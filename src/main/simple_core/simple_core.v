==> flow/design.v <==
module simple_cpu(
    input wire clk,           
    input wire reset,         
    output reg [7:0] pc       
);
    localparam LOAD  = 4'b0001;
    localparam STORE = 4'b0010;
    localparam ADD   = 4'b0011;
    localparam JUMP  = 4'b0100;
    reg [7:0] R0;  
    reg [7:0] R1;  
    reg [7:0] memory [0:15];  
    reg [7:0] ir;  
    wire [3:0] opcode = ir[7:4];  
    wire [3:0] operand = ir[3:0];  
    always @(posedge clk or posedge reset) begin
        if (reset) begin
            pc <= 8'b0;  
        end else begin
            case (opcode)
                JUMP: pc <= operand;  
                default: pc <= pc + 1;  
            endcase
        end
    end
    always @(posedge clk) begin
        if (!reset) begin
            ir <= memory[pc];  
            case (opcode)
                LOAD: R0 <= memory[operand];  
                STORE: memory[operand] <= R0;  
                ADD: R0 <= R0 + R1;  
                JUMP: ;  
                default: ;  
            endcase
        end
    end
endmodule
* Reports on simple_cpu
The steps from the RTL of simple_cpu to its reports follow in flow order. Line numbers count from 1 in the design file above. Operators: Yosys type, input widths -> output width; for muxes data width and select width s. Cell names lack the library's common part. The mark -- stands for no value.
Inputs: design top simple_cpu, clock input clk, library sky130hd, library corner tt_025C_1v80

* Elaborated design
Counts by Yosys on the flattened word-level netlist (proc, flatten, opt, wreduce; memories kept). Register bits leave out memories and registers merged into their read ports (data or address). Print and check cells are left out. Cells with the same type and inputs are merged into one. Memory sizes are those after Yosys's memory passes, which may raise the word count (mostly to a power of two), join words into wider ones and drop unused or constant bits.
Bit counts: memories 1, input port bits 2, bits in registers 16, bits in latches 0, output and inout bits 8, memory bits (read-only) 0, elaborated cells 21, clocked read ports x word width 8, bits in writable memories 128
Memory list:
- memory | words 16, width 8, rd ports 2, wr ports 1, RTL line 12 | reg [7:0] memory [0:15];
Operators by class: multiplexer cells 8, shift operators 0, reduce/logical cells 3, $mul 0, add/subtract/negate cells 2, magnitude comparators 0, equal/unequal tests 4, bitwise gates (word level) 1, divide/modulo/power cells 0
Operators with widths (number):
- $mux 8 | 3
- $pmux 8 s2 | 1
- $eq 4x2->1 const B | 2
- $add 8x1->8 const B | 1
- $add 8x8->8 | 1
- $mux 4 | 2
- $eq 4x1->1 const B | 1
- $eq 4x3->1 const B | 1
- $reduce_and 2->1 | 1
- $reduce_bool 2->1 | 1
- $mux 1 | 2
- $not 1->1 | 1
- $logic_not 1->1 | 1

* Longest topological paths
Yosys ltp: most cells in a row. Word level: on the elaborated netlist, between registers, memories and ports. Mapped: between sequential cells and ports; inverters and the memories' decode and read muxes count.
Logic depth: depth after elaboration 3, ABC_AREA 0, mapped depth 5, depth with buffers taken out 4

* Mapped cells and area
Yosys stat after the flow's synthesis: flattened, memories mapped to cells. It holds for the ABC_AREA given above (unset counts as 0); a run with the other value may have another netlist.
Mapped netlist: cell count 356, buffers 27, mapped area 6797.8 um^2, flip-flops 152
Cells by type:
- edfxtp_1 | number 144, area in all 4.32E+03 um^2
- mux4_2 | number 64, area in all 1.44E+03 um^2
- a22oi_1 | number 32, area in all 240.23 um^2
- dfrtp_1 | number 8, area in all 200.192 um^2
- nand2_1 | number 22, area in all 82.579 um^2
- nor3_1 | number 10, area in all 50.048 um^2
- buf_6 | number 4, area in all 45.043 um^2
- clkbuf_1 | number 10, area in all 37.536 um^2
- buf_2 | number 6, area in all 30.029 um^2
- nor2_1 | number 7, area in all 26.275 um^2
- xor2_1 | number 3, area in all 26.275 um^2
- nor2b_1 | number 4, area in all 25.024 um^2
- nor4_1 | number 4, area in all 25.024 um^2
- nor4b_4 | number 1, area in all 23.773 um^2
- a21oi_1 | number 4, area in all 20.019 um^2
- nand3_1 | number 4, area in all 20.019 um^2
- nand4_1 | number 3, area in all 18.768 um^2
- or3_1 | number 3, area in all 18.768 um^2
Not listed: further types 14, cells in them 23.

* Timing after synthesis
Source: OpenSTA report_checks on the synthesized netlist (no wires, ideal clock, input and output delay 20% of the period each), path of least setup slack; recovery checks are left aside. Register names are those of the netlist, which keeps one name where synthesis merged equal registers.
Timing path post-synthesis: path kind register to register, from register ir[4], to memory memory[4][0], stages on the path 4, period 2.46 ns, delay of the path 2.326 ns, arrival time 1.931 ns, buffers on the path 0, setup slack 0.135 ns, setup time 0.395 ns, synthesis period reached 2.325 ns
"delay of the path" is the arrival time less input delay plus setup time. "stages on the path": output pins that drive a net of the path, with the launching flip-flop's if there is one; two outputs of one cell count as two. "synthesis period reached" is the clock period less the worst setup slack; recovery checks do not enter. This is arithmetic on one report: input and output delays are still those of the set period (20% each). Between the ends stands the longest chain of elaborated cells between them, by number of cells; it is not shown to be the way that was timed. Of several equally long chains one is given. Each line given opens the expression or statement behind the cell; cells for indexed reads and writes are added by Yosys, which also makes memories of some case tables. The path ends at the enable pin of a flip-flop; only ways to that pin are counted.
Between the ends, post-synthesis: cell sequence edfxtp_1 nor4_2 nand3b_1 nor4_1, cells in the longest elaborated chain 3, elaborated cells on any way between the ends 5, source lines of those cells 2
Ends and longest elaborated chain, post-synthesis:
- start: declaration | RTL line 13 | reg [7:0] ir;
- $eq 4x2->1 | RTL line 29 | case (opcode)
- $mux 4 | RTL line 29
- $mux 4 | RTL line 27 | if (!reset) begin
- end: declaration | RTL line 12 | reg [7:0] memory [0:15];

* Worst path after layout
From the final timing report of run A: the path of least setup slack in the routed layout; clock arrival at registers is part of the times.
Timing path post-layout: path kind register to register, from register ir[4], to memory memory[13][3], period 1.52 ns, buffers on the path 3, setup time 0.29 ns, setup slack -0.33 ns, arrival time 1.97 ns, stages on the path 7
Between the ends stands the longest chain of elaborated cells between them, by number of cells; it is not shown to be the way that was timed. Of several equally long chains one is given. The path ends at the enable pin of a flip-flop; only ways to that pin are counted.
Between the ends, post-layout: cell sequence edfxtp_1 nor4_4 buf_6 nand3b_1 buf_4 nor3_4 buf_6, cells in the longest elaborated chain 3, elaborated cells on any way between the ends 5, source lines of those cells 2
Ends and longest elaborated chain, post-layout:
- start: declaration | RTL line 13 | reg [7:0] ir;
- $eq 4x2->1 | RTL line 29 | case (opcode)
- $mux 4 | RTL line 29
- $mux 4 | RTL line 27 | if (!reset) begin
- end: declaration | RTL line 12 | reg [7:0] memory [0:15];

Measured data: module simple_cpu, platform sky130hd, 2 stored runs of the flow under differing settings, order arbitrary. Input and output delays are each 20% of the period that was set; the output load is 0.01 pF.
"achieved clock period" = clock period - worst setup slack. The figure is calculated, with input and output delays left at 20% of the set period.
"time on the worst setup path" is the time allowed to the run's worst setup path (the clock period less input and output delay, where it has them) less its slack. Clock arrival times count: a late capture clock shortens it, a late launch clock lengthens it.
"total power after layout" rests on the timing tool's default activity at the inputs, not on a simulated workload.

[run A] flow files
==> flow/run.sh <==
#!/bin/bash
# the make line also repeats the synthesis and layout settings of config.mk as NAME=value (left out here)
make -C /OpenROAD-flow-scripts/flow DESIGN_CONFIG=/design/flow/config.mk WORK_HOME=/design/flow/orfs CLKGATE_MAP_FILE= finish
==> flow/config.mk <==
export PLATFORM = sky130hd
export DESIGN_NAME = simple_cpu
export DESIGN_NICKNAME = simple_cpu
export VERILOG_FILES = /design/flow/design.v
export SDC_FILE = /design/flow/constraint.sdc
export NUM_CORES = 4
export LEC_CHECK = 0
export ABC_AREA = 0
export CAP_MARGIN = 5
export CORE_ASPECT_RATIO = 0.61
export CORE_MARGIN = 2
export CORE_UTILIZATION = 42
export MAX_ROUTING_LAYER = met5
export PLACE_DENSITY_LB_ADDON = 0.29
export SETUP_SLACK_MARGIN = 0.29
export SLEW_MARGIN = 20
export TNS_END_PERCENT = 40
==> flow/constraint.sdc <==
create_clock -name core_clock -period 1.52 [get_ports {clk}]
set_input_delay 0.3040 -clock core_clock [delete_from_list [all_inputs] [get_ports {clk}]]
set_output_delay 0.3040 -clock core_clock [all_outputs]
set_load 0.01 [all_outputs]

[run A] result: synthesis area 6797.8 um^2; die footprint 17249.8 um^2; area of the standard cells in the finished layout 8699.6 um^2; utilization 54.7%; setup slack of the worst path -0.332 ns; total negative slack on setup checks -39.429 ns; total power after layout 17.046 mW; achieved clock period 1.852 ns; time on the worst setup path 1.85 ns; kind of the worst setup path register to register

[run B] flow files
==> flow/run.sh <==
#!/bin/bash
# the make line also repeats the synthesis and layout settings of config.mk as NAME=value (left out here)
make -C /OpenROAD-flow-scripts/flow DESIGN_CONFIG=/design/flow/config.mk WORK_HOME=/design/flow/orfs CLKGATE_MAP_FILE= finish
==> flow/config.mk <==
export PLATFORM = sky130hd
export DESIGN_NAME = simple_cpu
export DESIGN_NICKNAME = simple_cpu
export VERILOG_FILES = /design/flow/design.v
export SDC_FILE = /design/flow/constraint.sdc
export NUM_CORES = 4
export LEC_CHECK = 0
export ABC_AREA = 1
export CAP_MARGIN = 5
export CELL_PAD_IN_SITES_GLOBAL_PLACEMENT = 0
export CORE_ASPECT_RATIO = 0.69
export CORE_MARGIN = 2
export CORE_UTILIZATION = 44
export GPL_TIMING_DRIVEN = 0
export MAX_ROUTING_LAYER = met4
export MIN_ROUTING_LAYER = met1
export PLACE_DENSITY = 0.57
export SETUP_SLACK_MARGIN = 0.53
export SLEW_MARGIN = 20
==> flow/constraint.sdc <==
create_clock -name core_clock -period 4.44 [get_ports {clk}]
set_input_delay 0.8880 -clock core_clock [delete_from_list [all_inputs] [get_ports {clk}]]
set_output_delay 0.8880 -clock core_clock [all_outputs]
set_load 0.01 [all_outputs]

[run B] result: synthesis area 8000.2 um^2; die footprint 19295.9 um^2; area of the standard cells in the finished layout 9004.9 um^2; utilization 51.1%; setup slack of the worst path 1.291 ns; total negative slack on setup checks 0.000 ns; total power after layout 6.418 mW; achieved clock period 3.149 ns; time on the worst setup path 2.26 ns; kind of the worst setup path input to register
